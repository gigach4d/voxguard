==> flow/design.v <==
module spi_master #(
    parameter CLK_DIV = 4  
) (
    input logic clk,
    input logic rst,
    input logic start_tx,        
    input logic [7:0] data_in,   
    output logic [7:0] data_out,  
    output logic busy,           
    output logic spi_sclk,
    output logic spi_mosi,
    input  logic spi_miso
);
    typedef enum {IDLE, TRANSFER, DONE} state_t;
    state_t state;
    logic [7:0] tx_reg, rx_reg;
    logic [$clog2(CLK_DIV):0] clk_counter;
    logic [3:0] bit_counter;
    assign busy = (state != IDLE);
    assign data_out = rx_reg;
    always_ff @(posedge clk) begin
        if (rst) begin
            state <= IDLE;
            spi_sclk <= 1'b1;
            clk_counter <= '0;
            bit_counter <= '0;
            tx_reg <= '0;
            rx_reg <= '0;
        end else begin
            case (state)
                IDLE: begin
                    spi_sclk <= 1'b1;
                    if (start_tx) begin
                        tx_reg <= data_in;
                        state <= TRANSFER;
                        clk_counter <= '0;
                        bit_counter <= '0;
                    end
                end
                TRANSFER: begin
                    if (clk_counter == CLK_DIV - 1) begin
                        clk_counter <= '0;
                        spi_sclk <= ~spi_sclk;
                        if (spi_sclk) begin
                             if (bit_counter < 8) begin
                                tx_reg <= tx_reg << 1;
                                rx_reg <= {rx_reg[6:0], spi_miso};
                                bit_counter <= bit_counter + 1;
                             end else begin
                                state <= DONE;
                             end
                        end
                    end else begin
                        clk_counter <= clk_counter + 1;
                    end
                end
                DONE: begin
                    state <= IDLE;
                end
            endcase
        end
    end
    assign spi_mosi = tx_reg[7];
endmodule
# ---- Step by step through the tools: spi_master
# Tool output for the design above, in the order of the flow.
# Line numbers count from 1 in the design file above.
# Operators: Yosys type, input widths -> output width; for muxes data width and select width s.
# Not given: n/a
dict set report inputs {
  top {spi_master}
  clk_port {clk}
  lib {sky130hd}
  corner {tt_025C_1v80}
}

# ---- After elaboration
# Yosys after proc, flatten, opt, wreduce and memory -nomap, before mapping. Memory bits, and registers merged into a memory's read port (data or address), are not among the register bits. Print and check cells are not counted. Equal cells are merged and count once.
dict set report classes {
  n_reduce_logical 9
  n_cmp 1
  addsub 2
  logic 1
  mux 20
  eq_ne 8
}
# operator n
set op_table {}
lappend op_table {{$mux 32} 4}
lappend op_table {{$pmux 32 s3} 1}
lappend op_table {{$eq 32x1->1 const B} 1}
lappend op_table {{$eq 32x2->1 const B} 1}
lappend op_table {{$logic_not 32->1} 1}
lappend op_table {{$reduce_bool 32->1} 1}
lappend op_table {{$mux 8} 4}
lappend op_table {{$pmux 8 s2} 1}
lappend op_table {{$mux 4} 4}
lappend op_table {{$ne 2x2->1 const B} 5}
lappend op_table {{$reduce_and 5->1} 2}
lappend op_table {{$pmux 4 s2} 1}
lappend op_table {{$pmux 3 s2} 1}
lappend op_table {{$mux 3} 2}
lappend op_table {{$reduce_and 2->1} 2}
lappend op_table {{$add 4x1->4 const B} 1}
lappend op_table {{$lt 4x4->1 const B} 1}
lappend op_table {{$reduce_and 4->1} 1}
lappend op_table {{$add 3x1->3 const B} 1}
lappend op_table {{$eq 3x2->1 const B} 1}
lappend op_table {{$reduce_bool 3->1} 1}
lappend op_table {{$reduce_bool 2->1} 1}
lappend op_table {{$pmux 1 s2} 1}
lappend op_table {{$not 1->1} 1}
lappend op_table {{$mux 1} 1}
dict set report bits {
  elab_cells 47
  in_bits 12
  out_inout_bits 11
  reg_bits 56
}

# ---- Longest topological paths
# Longest topological path by Yosys (ltp), each cell counted once; first at word level (registers and memories cut), then after technology mapping (sequential cells cut; the memories' decode and read muxes count).
dict set report logic_depth {
  word_depth 5
  ABC_AREA 0
  ltp_mapped 7
  ltp_nobuf 6
}

# ---- After synthesis
# The flow's flattened synthesis, as Yosys stat reports it; memories are mapped. The netlist is that of the ABC_AREA named above (0 if unset); the other value can give another one.
# type n type_area_um2
set by_type {}
lappend by_type {sky130_fd_sc_hd__dfxtp_1 26 520.499}
lappend by_type {sky130_fd_sc_hd__mux2i_1 15 150.144}
lappend by_type {sky130_fd_sc_hd__a211oi_2 7 87.584}
lappend by_type {sky130_fd_sc_hd__ha_1 6 75.072}
lappend by_type {sky130_fd_sc_hd__nor2_1 18 67.565}
lappend by_type {sky130_fd_sc_hd__nand2b_1 7 43.792}
lappend by_type {sky130_fd_sc_hd__a21oi_1 7 35.034}
lappend by_type {sky130_fd_sc_hd__a2111oi_4 1 27.526}
lappend by_type {sky130_fd_sc_hd__buf_6 2 22.522}
lappend by_type {sky130_fd_sc_hd__a31oi_1 3 18.768}
lappend by_type {sky130_fd_sc_hd__inv_1 5 18.768}
lappend by_type {sky130_fd_sc_hd__nor2b_1 3 18.768}
lappend by_type {sky130_fd_sc_hd__a32oi_1 2 17.517}
lappend by_type {sky130_fd_sc_hd__nand4b_1 2 17.517}
lappend by_type {sky130_fd_sc_hd__buf_2 3 15.014}
lappend by_type {sky130_fd_sc_hd__nand3_1 3 15.014}
lappend by_type {sky130_fd_sc_hd__nor3b_1 2 15.014}
lappend by_type {sky130_fd_sc_hd__mux2i_2 1 13.763}
# Other cell types: 11; their cells: 14.
dict set report synth_totals {
  n_buf 8
  mapped_cells 127
  mapped_area_um2 1263.7
  ff_cells 26
  sequential_area_um2 520.5
}

# ---- Worst setup path after synthesis
# Source: OpenSTA report_checks on the synthesized netlist (no wires, ideal clock, input and output delay 20% of the period each), path of least setup slack; recovery checks are left aside. Register names are those of the netlist, which keeps one name where synthesis merged equal registers.
dict set report synth_timing {
  path_kind {register to register}
  from {register state[1]}
  to {register tx_reg[5]}
  driving_pins 8
  launch_ns 0.000
  arrival_time_ns 1.554
  clock_period_ns 1.88
  path_delay_ns 1.634
  setup_slack_ns 0.246
  period_less_setup_slack_ns 1.634
}
# "path_delay_ns" is the arrival time less input delay plus setup time.
# "driving_pins" counts driving pins, that of a launching flip-flop among them; a cell with two outputs on the path counts twice.
# "period_less_setup_slack_ns" = period - worst setup slack (recovery checks aside). The figure is calculated, with input and output delays left at 20% of the set period.
# Between the ends stands the longest chain of elaborated cells between them, by number of cells; it is not shown to be the way that was timed. Of several equally long chains one is given.
# Each line given opens the expression or statement behind the cell; cells for indexed reads and writes are added by Yosys, which also makes memories of some case tables.
# At most two assigning lines are given for a register; there are more.
dict set report synth_between {
  cell_sequence {sky130_fd_sc_hd__dfxtp_1 sky130_fd_sc_hd__inv_1 sky130_fd_sc_hd__ha_1 sky130_fd_sc_hd__nor2b_1 sky130_fd_sc_hd__a2111oi_4 sky130_fd_sc_hd__buf_6 sky130_fd_sc_hd__nor2_1 sky130_fd_sc_hd__a211oi_2}
  elab_chain_len 3
  cone_cells 9
  classes_between {eq/ne: 5; mux: 1; reduce/logical: 3}
}
# element line
set synth_lines {}
lappend synth_lines {{start: declaration} 15} ;# state_t state;
lappend synth_lines {{start: assignment} 23} ;# state <= IDLE;
lappend synth_lines {{start: assignment} 35} ;# state <= TRANSFER;
lappend synth_lines {{$eq 32x1->1} 30} ;# case (state)
lappend synth_lines {{$reduce_bool 2->1} n/a}
lappend synth_lines {{$reduce_and 5->1} n/a}
lappend synth_lines {{end: assignment} 34} ;# tx_reg <= data_in;
lappend synth_lines {{end: assignment} 46} ;# tx_reg <= tx_reg << 1;
lappend synth_lines {{end: declaration} 16} ;# logic [7:0] tx_reg, rx_reg;

# ---- Worst path after layout
# Path of least setup slack in the final report of stored run 1 (OpenROAD, finished layout, wires in). Where an end is a register, its clock arrival counts in the times.
dict set report layout_timing {
  path_kind {register to register}
  from {register clk_counter[0]}
  to {register rx_reg[5]}
  arrival_time_ns 2.31
  driving_pins 6
  launch_ns 0.27
  clock_period_ns 2.4
  setup_slack_ns 0.27
}
# Between the ends stands the longest chain of elaborated cells between them, by number of cells; it is not shown to be the way that was timed. Of several equally long chains one is given.
# At most two assigning lines are given for a register; there are more.
dict set report layout_between {
  cell_sequence {sky130_fd_sc_hd__dfxtp_1 sky130_fd_sc_hd__ha_1 sky130_fd_sc_hd__nor2b_1 sky130_fd_sc_hd__nand4b_1 sky130_fd_sc_hd__mux2i_1 sky130_fd_sc_hd__nor2_1}
  elab_chain_len 2
  cone_cells 2
  classes_between {eq/ne: 1; reduce/logical: 1}
}
# element line
set layout_lines {}
lappend layout_lines {{start: declaration} 17} ;# logic [$clog2(CLK_DIV):0] clk_counter;
lappend layout_lines {{start: assignment} 25} ;# clk_counter <= '0;
lappend layout_lines {{start: assignment} 54} ;# clk_counter <= clk_counter + 1;
lappend layout_lines {{$eq 3x2->1} 41} ;# if (clk_counter == CLK_DIV - 1) begin
lappend layout_lines {{$reduce_and 4->1} n/a}
lappend layout_lines {{end: assignment} 28} ;# rx_reg <= '0;
lappend layout_lines {{end: assignment} 47} ;# rx_reg <= {rx_reg[6:0], spi_miso};
lappend layout_lines {{end: declaration} 16} ;# logic [7:0] tx_reg, rx_reg;

# Settings and measured results of 2 stored flow runs for module spi_master (sky130hd), not sorted in any way. The constraints put input and output delay at 20% of the set period each and load the outputs with 0.01 pF.
# "achievedPeriod_ns": clock period set for the run, less the worst setup slack. It is reckoned from that one timing run; input and output delays stay at 20% of the period that was set.
# "worst_path_time_ns" is the time allowed to the run's worst setup path (the clock period less input and output delay, where it has them) less its slack. Clock arrival times count: a late capture clock shortens it, a late launch clock lengthens it.
# "total_power_uw" rests on the timing tool's default activity at the inputs, not on a simulated workload.
run="stored run 1" settings period_ns=2.4 CORE_UTILIZATION=31 PLACE_DENSITY_LB_ADDON=0.22 CORE_ASPECT_RATIO=0.58 CORE_MARGIN=5 CELL_PAD_IN_SITES_DETAIL_PLACEMENT=2 TNS_END_PERCENT=100 ABC_AREA=0 CAP_MARGIN=40 SLEW_MARGIN=40
run="stored run 1" results synthesis_area_um2=1263.7 design.die.area_um2=5501.1 finalCellArea_um2=1615.3 utilization_pct=41.7 setup_ws_ns=0.265 timing.setup.tns_ns=0.000 hold_worst_slack_ns=0.491 total_power_uw=1573 achievedPeriod_ns=2.135 worst_path_time_ns=2.13 worst_path_kind="register to register"
run="stored run 2" settings period_ns=1.41 CORE_UTILIZATION=15 SETUP_SLACK_MARGIN=0.17 PLACE_DENSITY_LB_ADDON=0.27 CORE_ASPECT_RATIO=0.63 TNS_END_PERCENT=95 GPL_ROUTABILITY_DRIVEN=1 CTS_CLUSTER_SIZE=98 SLEW_MARGIN=15 MIN_ROUTING_LAYER="met1" MAX_ROUTING_LAYER="met5" CAP_MARGIN=20 CORE_MARGIN=2
run="stored run 2" results synthesis_area_um2=1263.7 design.die.area_um2=9194.9 finalCellArea_um2=2243.4 utilization_pct=27.6 setup_ws_ns=-0.217 timing.setup.tns_ns=-2.494 hold_worst_slack_ns=0.486 total_power_uw=3718 achievedPeriod_ns=1.627 worst_path_time_ns=1.63 worst_path_kind="register to register"
