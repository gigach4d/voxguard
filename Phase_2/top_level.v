==> flow/design.v <==
module chaotic_generator #(
    parameter DATA_WIDTH = 32, 
    parameter FRAC_BITS  = 28 
) (
    input  wire clk,
    input  wire rst,
    input  wire next_key_en,       
    input  wire sync_en,           
    input  wire [DATA_WIDTH-1:0] sync_state_in, 
    output wire [DATA_WIDTH-1:0] key_out     
);
    localparam [DATA_WIDTH-1:0] ONE     = 32'h10000000;
    localparam [DATA_WIDTH-1:0] P_PARAM = 32'h07333333; 
    localparam [DATA_WIDTH-1:0] MULT_1  = 32'h238E38E3;
    localparam [DATA_WIDTH-1:0] MULT_2  = 32'h1D1745D1;
    localparam SLICE_TOP = DATA_WIDTH + FRAC_BITS - 1;
    localparam SLICE_BOT = FRAC_BITS;
    reg [DATA_WIDTH-1:0] x_reg, x_next_raw, x_next_perturbed;
    reg [DATA_WIDTH-1:0] branch1_res;
    reg [DATA_WIDTH-1:0] branch2_sub;
    reg [DATA_WIDTH-1:0] branch2_res;
    reg [2*DATA_WIDTH-1:0] mult_res_1;
    reg [2*DATA_WIDTH-1:0] mult_res_2;
    reg [15:0] lfsr_reg;
    reg        lfsr_feedback;
    assign key_out = x_reg;
    always @(*) begin
        mult_res_1  = x_reg * MULT_1;
        branch1_res = mult_res_1[SLICE_TOP : SLICE_BOT];
        branch2_sub = ONE - x_reg;
        mult_res_2  = branch2_sub * MULT_2;
        branch2_res = mult_res_2[SLICE_TOP : SLICE_BOT];
        if (x_reg < P_PARAM) begin
            x_next_raw = branch1_res;
        end else begin
            x_next_raw = branch2_res;
        end
        x_next_perturbed = x_next_raw ^ {16'b0, lfsr_reg};
        if (x_next_perturbed >= ONE) 
            x_next_perturbed = x_next_perturbed & (ONE - 1);
    end
    always @(posedge clk) begin
        if (rst) begin
            x_reg <= 32'h01F97414;
            lfsr_reg <= 16'hACE1;
        end else if (sync_en) begin
            x_reg <= sync_state_in;
            lfsr_reg <= 16'hACE1;
        end else if (next_key_en) begin
            x_reg <= x_next_perturbed;
            lfsr_feedback = lfsr_reg[0] ^ lfsr_reg[2] ^ lfsr_reg[3] ^ lfsr_reg[5];
            lfsr_reg <= {lfsr_feedback, lfsr_reg[15:1]};
        end
    end
endmodule
module i2s_controller #(
    parameter SYS_CLK_FREQ = 12_000_000, 
    parameter SAMPLE_RATE  = 44_100,     
    parameter DATA_WIDTH   = 16
) (
    input wire clk,
    input wire rst,
    input wire [DATA_WIDTH-1:0] dac_data_in,
    input wire dac_data_valid,
    output reg dac_ready,
    output reg [DATA_WIDTH-1:0] adc_data_out,
    output reg adc_data_valid,
    output reg i2s_bclk,
    output reg i2s_lrclk,
    input  wire i2s_sdata_in,
    output reg i2s_sdata_out
);
    localparam BCLK_DIV = (SYS_CLK_FREQ / (SAMPLE_RATE * 2 * DATA_WIDTH)) / 2;
    reg [7:0] bclk_counter;
    reg [DATA_WIDTH*2-1:0] tx_shift_reg;
    reg [DATA_WIDTH*2-1:0] rx_shift_reg;
    reg [5:0] bit_counter;
    reg i2s_bclk_prev;
    wire i2s_bclk_fall;
    wire i2s_bclk_rise;
    always @(posedge clk) begin
        if (rst) begin
            bclk_counter <= 0;
            i2s_bclk <= 0;
        end else begin
            if (bclk_counter == BCLK_DIV - 1) begin
                bclk_counter <= 0;
                i2s_bclk <= ~i2s_bclk;
            end else begin
                bclk_counter <= bclk_counter + 1;
            end
        end
    end
    always @(posedge clk) i2s_bclk_prev <= i2s_bclk;
    assign i2s_bclk_fall = (!i2s_bclk && i2s_bclk_prev);  
    assign i2s_bclk_rise = (i2s_bclk && !i2s_bclk_prev);  
    always @(posedge clk) begin
        if (rst) begin
            bit_counter <= 0;
            i2s_lrclk <= 1; 
            dac_ready <= 0;
            tx_shift_reg <= 0;
            i2s_sdata_out <= 0;
        end else if (i2s_bclk_fall) begin
            if (bit_counter == DATA_WIDTH - 1) begin
                i2s_lrclk <= ~i2s_lrclk; 
                bit_counter <= 0;
                dac_ready <= 1;
                if (dac_data_valid) begin
                    tx_shift_reg <= {dac_data_in, dac_data_in}; 
                    dac_ready <= 0;
                end
            end else begin
                bit_counter <= bit_counter + 1;
            end
            i2s_sdata_out <= tx_shift_reg[DATA_WIDTH*2-1];
            tx_shift_reg <= tx_shift_reg << 1;
        end
    end
    always @(posedge clk) begin
        if (rst) begin
            adc_data_out <= 0;
            adc_data_valid <= 0;
            rx_shift_reg <= 0;
        end else if (i2s_bclk_rise) begin
            rx_shift_reg <= {rx_shift_reg[DATA_WIDTH*2-2:0], i2s_sdata_in};
            if (bit_counter == DATA_WIDTH - 1) begin
                 adc_data_out <= {rx_shift_reg[DATA_WIDTH-2:0], i2s_sdata_in};
                 adc_data_valid <= 1;
            end else begin
                adc_data_valid <= 0;
            end
        end
    end
endmodule
module packet_manager (
    input wire clk,
    input wire rst,
    input wire push_to_talk, 
    output reg [15:0] dac_data_out,
    output reg dac_data_valid,
    input  wire dac_ready,
    input  wire [15:0] adc_data_in,
    input  wire adc_data_valid,
    output reg spi_tx_start,
    output reg [7:0] spi_tx_data,
    input  wire spi_tx_busy,   
    input  wire [7:0] spi_rx_data,
    input  wire spi_rx_done,      
    output reg [15:0] encrypt_data_out, 
    input  wire [15:0] tx_data_in,       
    output wire [15:0] spi_rx_assembled, 
    input  wire [15:0] decrypt_data_in,  
    output reg next_key_en,
    output reg sync_en,
    output reg [31:0] sync_state_out
);
    localparam IDLE = 0,
               TX_PREPARE_PREAMBLE = 1,
               TX_PREPARE_AUDIO = 2,
               TX_SEND_HIGH = 3,
               TX_WAIT_HIGH = 4,
               TX_SEND_LOW = 5,
               TX_WAIT_LOW = 6,
               RX_WAIT_AUDIO_HIGH = 7,
               RX_WAIT_AUDIO_LOW = 8,
               RX_SAVE_AUDIO = 9; 
    reg [3:0] state, next_state;
    reg [15:0] tx_latch;
    reg [15:0] rx_assembly;
    reg        tx_is_preamble;
    reg [15:0] raw_audio_latch;
    localparam [15:0] SYNC_WORD = 16'hCAFE;
    localparam [31:0] RESET_SEED = 32'h01F97414;
    assign spi_rx_assembled = rx_assembly;
    always @(posedge clk) begin
        if (rst) begin
            state <= IDLE;
            tx_latch <= 0;
            rx_assembly <= 0;
            tx_is_preamble <= 0;
            raw_audio_latch <= 0;
        end else begin
            state <= next_state;
            if (state == IDLE && adc_data_valid) 
                raw_audio_latch <= adc_data_in;
            if (state == TX_PREPARE_PREAMBLE || state == TX_PREPARE_AUDIO) begin
                tx_latch <= tx_data_in;
                if (state == TX_PREPARE_PREAMBLE) tx_is_preamble <= 1;
                else tx_is_preamble <= 0;
            end
            if (!push_to_talk) begin
                if (spi_rx_done) begin
                    rx_assembly <= {rx_assembly[7:0], spi_rx_data};
                end
            end
        end
    end
    always @(*) begin
        next_state = state;
        spi_tx_start = 0;
        spi_tx_data = 0;
        sync_en = 0;
        sync_state_out = RESET_SEED;
        encrypt_data_out = 0; 
        next_key_en = 0;
        case (state)
            IDLE: begin
                if (push_to_talk) begin
                    if (adc_data_valid) begin
                        encrypt_data_out = SYNC_WORD; 
                        sync_en = 1'b1; 
                        next_state = TX_PREPARE_PREAMBLE;
                    end
                end else begin
                    if (rx_assembly == SYNC_WORD) begin
                        sync_en = 1;  
                        next_state = RX_WAIT_AUDIO_HIGH; 
                    end
                end
            end
            TX_PREPARE_PREAMBLE: begin
                encrypt_data_out = SYNC_WORD;
                next_state = TX_SEND_HIGH;
            end
            TX_PREPARE_AUDIO: begin
                encrypt_data_out = raw_audio_latch;
                next_state = TX_SEND_HIGH;
            end
            TX_SEND_HIGH: begin
                spi_tx_data = tx_latch[15:8];
                spi_tx_start = 1;
                next_state = TX_WAIT_HIGH;
            end
            TX_WAIT_HIGH: if (!spi_tx_busy) next_state = TX_SEND_LOW;
            TX_SEND_LOW: begin
                spi_tx_data = tx_latch[7:0];
                spi_tx_start = 1;
                next_state = TX_WAIT_LOW;
            end
            TX_WAIT_LOW: begin
                if (!spi_tx_busy) begin
                    if (tx_is_preamble) next_state = TX_PREPARE_AUDIO;
                    else next_state = IDLE;
                end
            end
            RX_WAIT_AUDIO_HIGH: begin
                if (spi_rx_done) next_state = RX_WAIT_AUDIO_LOW;
            end
            RX_WAIT_AUDIO_LOW: begin
                if (spi_rx_done) begin
                    next_state = RX_SAVE_AUDIO; 
                end
            end
            RX_SAVE_AUDIO: begin
                next_state = IDLE;
            end
            default: next_state = IDLE;
        endcase
    end
    always @(posedge clk) begin
        if (rst) begin
            dac_data_out   <= 0;
            dac_data_valid <= 0;
        end else begin
            if (state == RX_SAVE_AUDIO) begin
                dac_data_out   <= decrypt_data_in; 
                dac_data_valid <= 1; 
            end
        end
    end
endmodule
module spi_transceiver #(
    parameter CLK_DIV = 4 
)(
    input  wire clk,
    input  wire rst,
    input  wire is_master_mode,
    input  wire tx_start,
    input  wire [7:0] tx_data,
    output wire tx_busy,      
    output reg  [7:0] rx_data,
    output reg  rx_done_tick,
    inout  wire spi_sclk_pin,
    inout  wire spi_sdio_pin
);
    reg sclk_out_en, sclk_out_val;
    reg sdio_out_en, sdio_out_val;
    wire sclk_in, sdio_in;
    assign spi_sclk_pin = sclk_out_en ? sclk_out_val : 1'bz;
    assign spi_sdio_pin = sdio_out_en ? sdio_out_val : 1'bz;
    assign sclk_in = spi_sclk_pin;
    assign sdio_in = spi_sdio_pin;
    localparam M_IDLE = 0, M_TRANSFER = 1, M_DONE = 2;
    reg [1:0] m_state;
    reg [7:0] clk_cnt; 
    reg [3:0] bit_cnt;
    reg [7:0] shift_reg_tx;
    assign tx_busy = (m_state != M_IDLE) || tx_start;
    always @(posedge clk) begin
        if (rst) begin
            m_state <= M_IDLE;
            sclk_out_en <= 0; sclk_out_val <= 0;
            sdio_out_en <= 0; sdio_out_val <= 0;
            shift_reg_tx <= 0;
            clk_cnt <= 0; bit_cnt <= 0;
        end else if (is_master_mode) begin
            sclk_out_en <= 1; 
            case (m_state)
                M_IDLE: begin
                    sclk_out_val <= 0; 
                    sdio_out_en <= 0;
                    if (tx_start) begin
                        shift_reg_tx <= {tx_data[6:0], 1'b0};
                        sdio_out_val <= tx_data[7];
                        sdio_out_en <= 1;
                        m_state <= M_TRANSFER;
                        clk_cnt <= 0; 
                        bit_cnt <= 0;
                    end
                end
                M_TRANSFER: begin
                    if (clk_cnt == CLK_DIV - 1) begin
                        clk_cnt <= 0;
                        sclk_out_val <= ~sclk_out_val; 
                        if (sclk_out_val) begin 
                            if (bit_cnt < 7) begin
                                sdio_out_val <= shift_reg_tx[7];
                                shift_reg_tx <= {shift_reg_tx[6:0], 1'b0};
                                bit_cnt <= bit_cnt + 1;
                            end else begin
                                m_state <= M_DONE;
                            end
                        end
                    end else begin
                        clk_cnt <= clk_cnt + 1;
                    end
                end
                M_DONE: begin
                    if (clk_cnt == CLK_DIV - 1) begin
                        m_state <= M_IDLE;
                        sdio_out_en <= 0; 
                        clk_cnt <= 0;
                        sclk_out_val <= 0;
                    end else begin
                        clk_cnt <= clk_cnt + 1;
                    end
                end
            endcase
        end else begin
            m_state <= M_IDLE;
            sclk_out_en <= 0; sdio_out_en <= 0;
        end
    end
    reg [2:0] sclk_sync;
    reg [3:0] bit_cnt_rx; 
    reg [7:0] shift_reg_rx;
    wire      sclk_rising_edge;
    reg [5:0] timeout_cnt; 
    always @(posedge clk) begin
        if (rst) sclk_sync <= 0;
        else sclk_sync <= {sclk_sync[1:0], sclk_in};
    end
    assign sclk_rising_edge = (sclk_sync[2:1] == 2'b01);
    always @(posedge clk) begin
        if (rst) begin
            rx_done_tick <= 0;
            bit_cnt_rx <= 0;
            shift_reg_rx <= 0;
            rx_data <= 0;
            timeout_cnt <= 0;
        end else if (!is_master_mode) begin
            rx_done_tick <= 0;
            if (sclk_rising_edge) begin
                timeout_cnt <= 0;  
                shift_reg_rx <= {shift_reg_rx[6:0], sdio_in};
                if (bit_cnt_rx == 7) begin
                    rx_data <= {shift_reg_rx[6:0], sdio_in};
                    rx_done_tick <= 1;
                    bit_cnt_rx <= 0;
                end else begin
                    bit_cnt_rx <= bit_cnt_rx + 1;
                end
            end else begin
                if (timeout_cnt < 6'd32) timeout_cnt <= timeout_cnt + 1;
                else bit_cnt_rx <= 0;  
            end
        end else begin
            bit_cnt_rx <= 0;
        end
    end
endmodule
module top_level (
    input wire clk,            
    input wire rst_n,          
    input wire push_to_talk,   
    output wire i2s_bclk,
    output wire i2s_lrclk,
    input  wire i2s_sdata_in, 
    output wire i2s_sdata_out,
    output wire i2s_mclk,     
    inout  wire  spi_sclk_pin,
    inout  wire  spi_sdio_pin
);
    wire rst;
    assign rst = ~rst_n; 
    wire [15:0] dac_data;
    wire        dac_valid, dac_ready;
    wire [15:0] adc_data;
    wire        adc_valid;
    wire        pm_tx_start, pm_tx_busy;
    wire [7:0]  pm_tx_data;
    wire [7:0]  pm_rx_data;
    wire        pm_rx_done;
    wire [15:0] tx_payload_data, rx_payload_data;
    wire [15:0] final_decrypted_audio;
    wire [15:0] encrypted_tx_word;
    wire [31:0] key_stream;
    wire        next_key_en, sync_en;
    wire [31:0] sync_state;
    assign i2s_mclk = clk; 
    i2s_controller #( .SYS_CLK_FREQ(12000000) ) i2s_inst (
        .clk(clk), .rst(rst),
        .dac_data_in(dac_data), .dac_data_valid(dac_valid), .dac_ready(dac_ready),
        .adc_data_out(adc_data), .adc_data_valid(adc_valid),
        .i2s_bclk(i2s_bclk), .i2s_lrclk(i2s_lrclk),
        .i2s_sdata_in(i2s_sdata_in), .i2s_sdata_out(i2s_sdata_out)
    );
    packet_manager pm_inst (
        .clk(clk), .rst(rst), .push_to_talk(push_to_talk),
        .dac_data_out(dac_data), .dac_data_valid(dac_valid), .dac_ready(dac_ready),
        .adc_data_in(adc_data), .adc_data_valid(adc_valid),
        .spi_tx_start(pm_tx_start), .spi_tx_data(pm_tx_data), .spi_tx_busy(pm_tx_busy),
        .spi_rx_data(pm_rx_data), .spi_rx_done(pm_rx_done),
        .encrypt_data_out(tx_payload_data), 
        .tx_data_in(encrypted_tx_word),
        .spi_rx_assembled(rx_payload_data), 
        .decrypt_data_in(final_decrypted_audio),
        .next_key_en(next_key_en), .sync_en(sync_en), .sync_state_out(sync_state)
    );
    assign encrypted_tx_word = (tx_payload_data == 16'hCAFE) ? tx_payload_data : (tx_payload_data ^ key_stream[27:12]);
    assign final_decrypted_audio = rx_payload_data ^ key_stream[27:12];
    chaotic_generator cg_inst (
        .clk(clk), .rst(rst),
        .next_key_en(next_key_en), .sync_en(sync_en), .sync_state_in(sync_state),
        .key_out(key_stream)
    );
    spi_transceiver #( .CLK_DIV(4) ) spi_inst (
        .clk(clk), .rst(rst),
        .is_master_mode(push_to_talk),
        .tx_start(pm_tx_start), .tx_data(pm_tx_data), .tx_busy(pm_tx_busy),
        .rx_data(pm_rx_data), .rx_done_tick(pm_rx_done),
        .spi_sclk_pin(spi_sclk_pin),
        .spi_sdio_pin(spi_sdio_pin)
    );
endmodule
# From RTL to reports: top_level
# What the tools print for top_level, step after step.
# Lines are those of the file above, counted from 1.
# The mark - stands for no value.
[design]
top_module = "top_level"
clk_port = "clk"
lib = "sky130hd"
lib_corner = "tt_025C_1v80"

# Word level
# Source: Yosys, flattened and elaborated, memories not mapped. Widths are those after wreduce. Registers that Yosys merges into a memory's read port (data or address) are not register bits. Print and check cells do not count. Equal cells are merged and count once.
[word_totals]
ff_bits = 157
in_bits = 4
output_inout_bits = 6
wordCells = 160
[classes]
n_addsub = 6
n_cmp = 2
equal = 30
muxes = 57
bitwise = 6
reduce_and_logical = 32
[op_table]
columns = ["cell", "count"]
rows = [
  ["4-bit 2-to-1 mux", 14],
  ["16-bit parallel mux with 3-bit select", 1],
  ["8-bit parallel mux with 2-bit select", 3],
  ["8-bit 2-to-1 mux", 6],
  ["16-bit == test (second input constant)", 2],
  ["4-bit parallel mux with 8-bit select", 1],
  ["16-bit 2-to-1 mux", 2],
  ["4-bit by 3-bit == test with 1-bit output (second input constant)", 5],
  ["6-bit AND reduction", 3],
  ["6-bit 2-to-1 mux", 3],
  ["8-bit by 1-bit adder with 8-bit output (second input constant)", 2],
  ["8-bit by 2-bit == test with 1-bit output (second input constant)", 2],
  ["1-bit 2-to-1 mux", 15],
  ["2-bit by 1-bit inequality test with 1-bit output (second input constant)", 7],
  ["2-bit AND reduction", 7],
  ["13-bit 2-to-1 mux", 1],
  ["6-bit by 1-bit adder with 6-bit output (second input constant)", 2],
  ["2-bit 2-to-1 mux", 6],
  ["10-bit inverter", 1],
  ["2-bit OR reduction", 5],
  ["2-bit inequality test (second input constant)", 4],
  ["2-bit nonzero test", 4],
  ["4-bit by 1-bit adder with 4-bit output (second input constant)", 2],
  ["4-bit by 2-bit == test with 1-bit output (second input constant)", 2],
  ["4-bit parallel mux with 2-bit select", 1],
  ["3-bit inequality test (second input constant)", 2],
  ["3-bit AND reduction", 2],
  ["6-bit by 4-bit == test with 1-bit output (second input constant)", 1],
]
# Not listed: further kinds 17, cells in them 27.

# Logic depth
# Yosys ltp: most cells in a row. Word level: on the elaborated netlist, between registers, memories and ports. Mapped: between sequential cells and ports; inverters and the memories' decode and read muxes count.
[depth]
word_depth = 6
abc_area = 0
mapped_depth = 7
depth_no_buf = 6

# After synthesis
# Source: synth_stat.txt of the flow (Yosys; design flattened, memories mapped). It holds for the ABC_AREA given above (unset counts as 0); a run with the other value may have another netlist.
# Totals and module areas in this step are rounded.
[mapped]
stdcells = 747
yosys_area_um2 = 6700
seq_area_um2 = 3200
ffs = 160
buf_cells = 47
[types]
columns = ["cell_type", "count", "type_area_um2"]
rows = [
  ["sky130_fd_sc_hd__dfxtp_1", 160, 3.2E+03],
  ["sky130_fd_sc_hd__nand2_1", 152, 570.547],
  ["sky130_fd_sc_hd__a21boi_1", 62, 465.446],
  ["sky130_fd_sc_hd__mux2i_1", 37, 370.355],
  ["sky130_fd_sc_hd__nor2b_1", 42, 262.752],
  ["sky130_fd_sc_hd__nor2_1", 39, 146.39],
  ["sky130_fd_sc_hd__clkbuf_1", 37, 138.883],
  ["sky130_fd_sc_hd__xnor2_1", 15, 131.376],
  ["sky130_fd_sc_hd__ha_1", 10, 125.12],
  ["sky130_fd_sc_hd__a221o_1", 11, 110.106],
  ["sky130_fd_sc_hd__a21oi_1", 17, 85.082],
  ["sky130_fd_sc_hd__nand4_1", 11, 68.816],
  ["sky130_fd_sc_hd__o211ai_1", 9, 67.565],
  ["sky130_fd_sc_hd__o21ai_1", 12, 60.058],
  ["sky130_fd_sc_hd__o31ai_1", 8, 60.058],
  ["sky130_fd_sc_hd__a31oi_1", 8, 50.048],
  ["sky130_fd_sc_hd__and2_1", 8, 50.048],
  ["sky130_fd_sc_hd__o21ai_0", 10, 50.048],
]
# Not listed: further types 42, cells in them 99.
# By module: a second synthesis without flattening, with its own total; a netlist apart from the flattened one above.
[unflattened]
cells_unflattened = 4295
area_unflattened_um2 = 41000
# Each row is one instance without its submodules.
[by_module]
columns = ["mod", "instances", "n_cells", "mod_area_um2", "mod_seq_area_um2"]
rows = [
  ["chaotic_generator", 1, 3338, 32700, 961],
  ["packet_manager", 1, 391, 3190, 1520],
  ["spi_transceiver #(CLK_DIV=4)", 1, 281, 2480, 1040],
  ["i2s_controller #(SYS_CLK_FREQ=12000000)", 1, 223, 2050, 1000],
  ["top_level", 1, 62, 633, 0.0],
]

# Measured results for top_level: 2 stored runs of the Yosys and OpenROAD flow on sky130hd. The settings differ; the order carries no meaning. The constraints put input and output delay at 20% of the set period each and load the outputs with 0.01 pF.
# "period_less_ws_ns" is the run's clock period less its worst setup slack. It is reckoned from that one timing run; input and output delays stay at 20% of the period that was set.
# "worst_path_allowed_less_slack_ns" = time allowed to the worst setup path (clock period - input delay - output delay, where it has them) - its slack; a late launch clock adds to it, a late capture clock takes from it.
# By "power_mw" is meant OpenSTA's value without simulated activity: inputs other than the clock are taken to toggle once in ten clock periods, and the tool carries that through the logic.
# Results are given in rounded form.

[[run]]
name = "record 1"
[run.settings]
period_ns = 2.13
CORE_UTILIZATION = 39
PLACE_DENSITY_LB_ADDON = 0.05
HOLD_SLACK_MARGIN = 0.11
CORE_ASPECT_RATIO = 0.79
CORE_MARGIN = 3
CELL_PAD_IN_SITES_GLOBAL_PLACEMENT = 1
GPL_ROUTABILITY_DRIVEN = 1
CAP_MARGIN = 15
SLEW_MARGIN = 15
[run.results]
power_mw = 6.73
worst_setup_slack_ns = 0.123
final_setup_tns_ns = 0.000
cell_area_final_um2 = 7770
design.die.area_um2 = 18800
yosys.chip_area_um2 = 6700
worst_hold_slack_ns = 0.189
final_util_pct = 47.3

[[run]]
name = "record 2"
[run.settings]
period_ns = 1.13
CAP_MARGIN = 20
CORE_MARGIN = 2
CORE_UTILIZATION = 40
SLEW_MARGIN = 20
[run.results]
period_less_ws_ns = 1.655
power_mw = 12.8
final_setup_tns_ns = -23.5
worst_hold_slack_ns = -0.063
design.die.area_um2 = 17800
final_util_pct = 58.2
worst_path_allowed_less_slack_ns = 1.66
critical_path_kind = "reg2reg"
worst_setup_slack_ns = -0.525
yosys.chip_area_um2 = 6700
cell_area_final_um2 = 9580
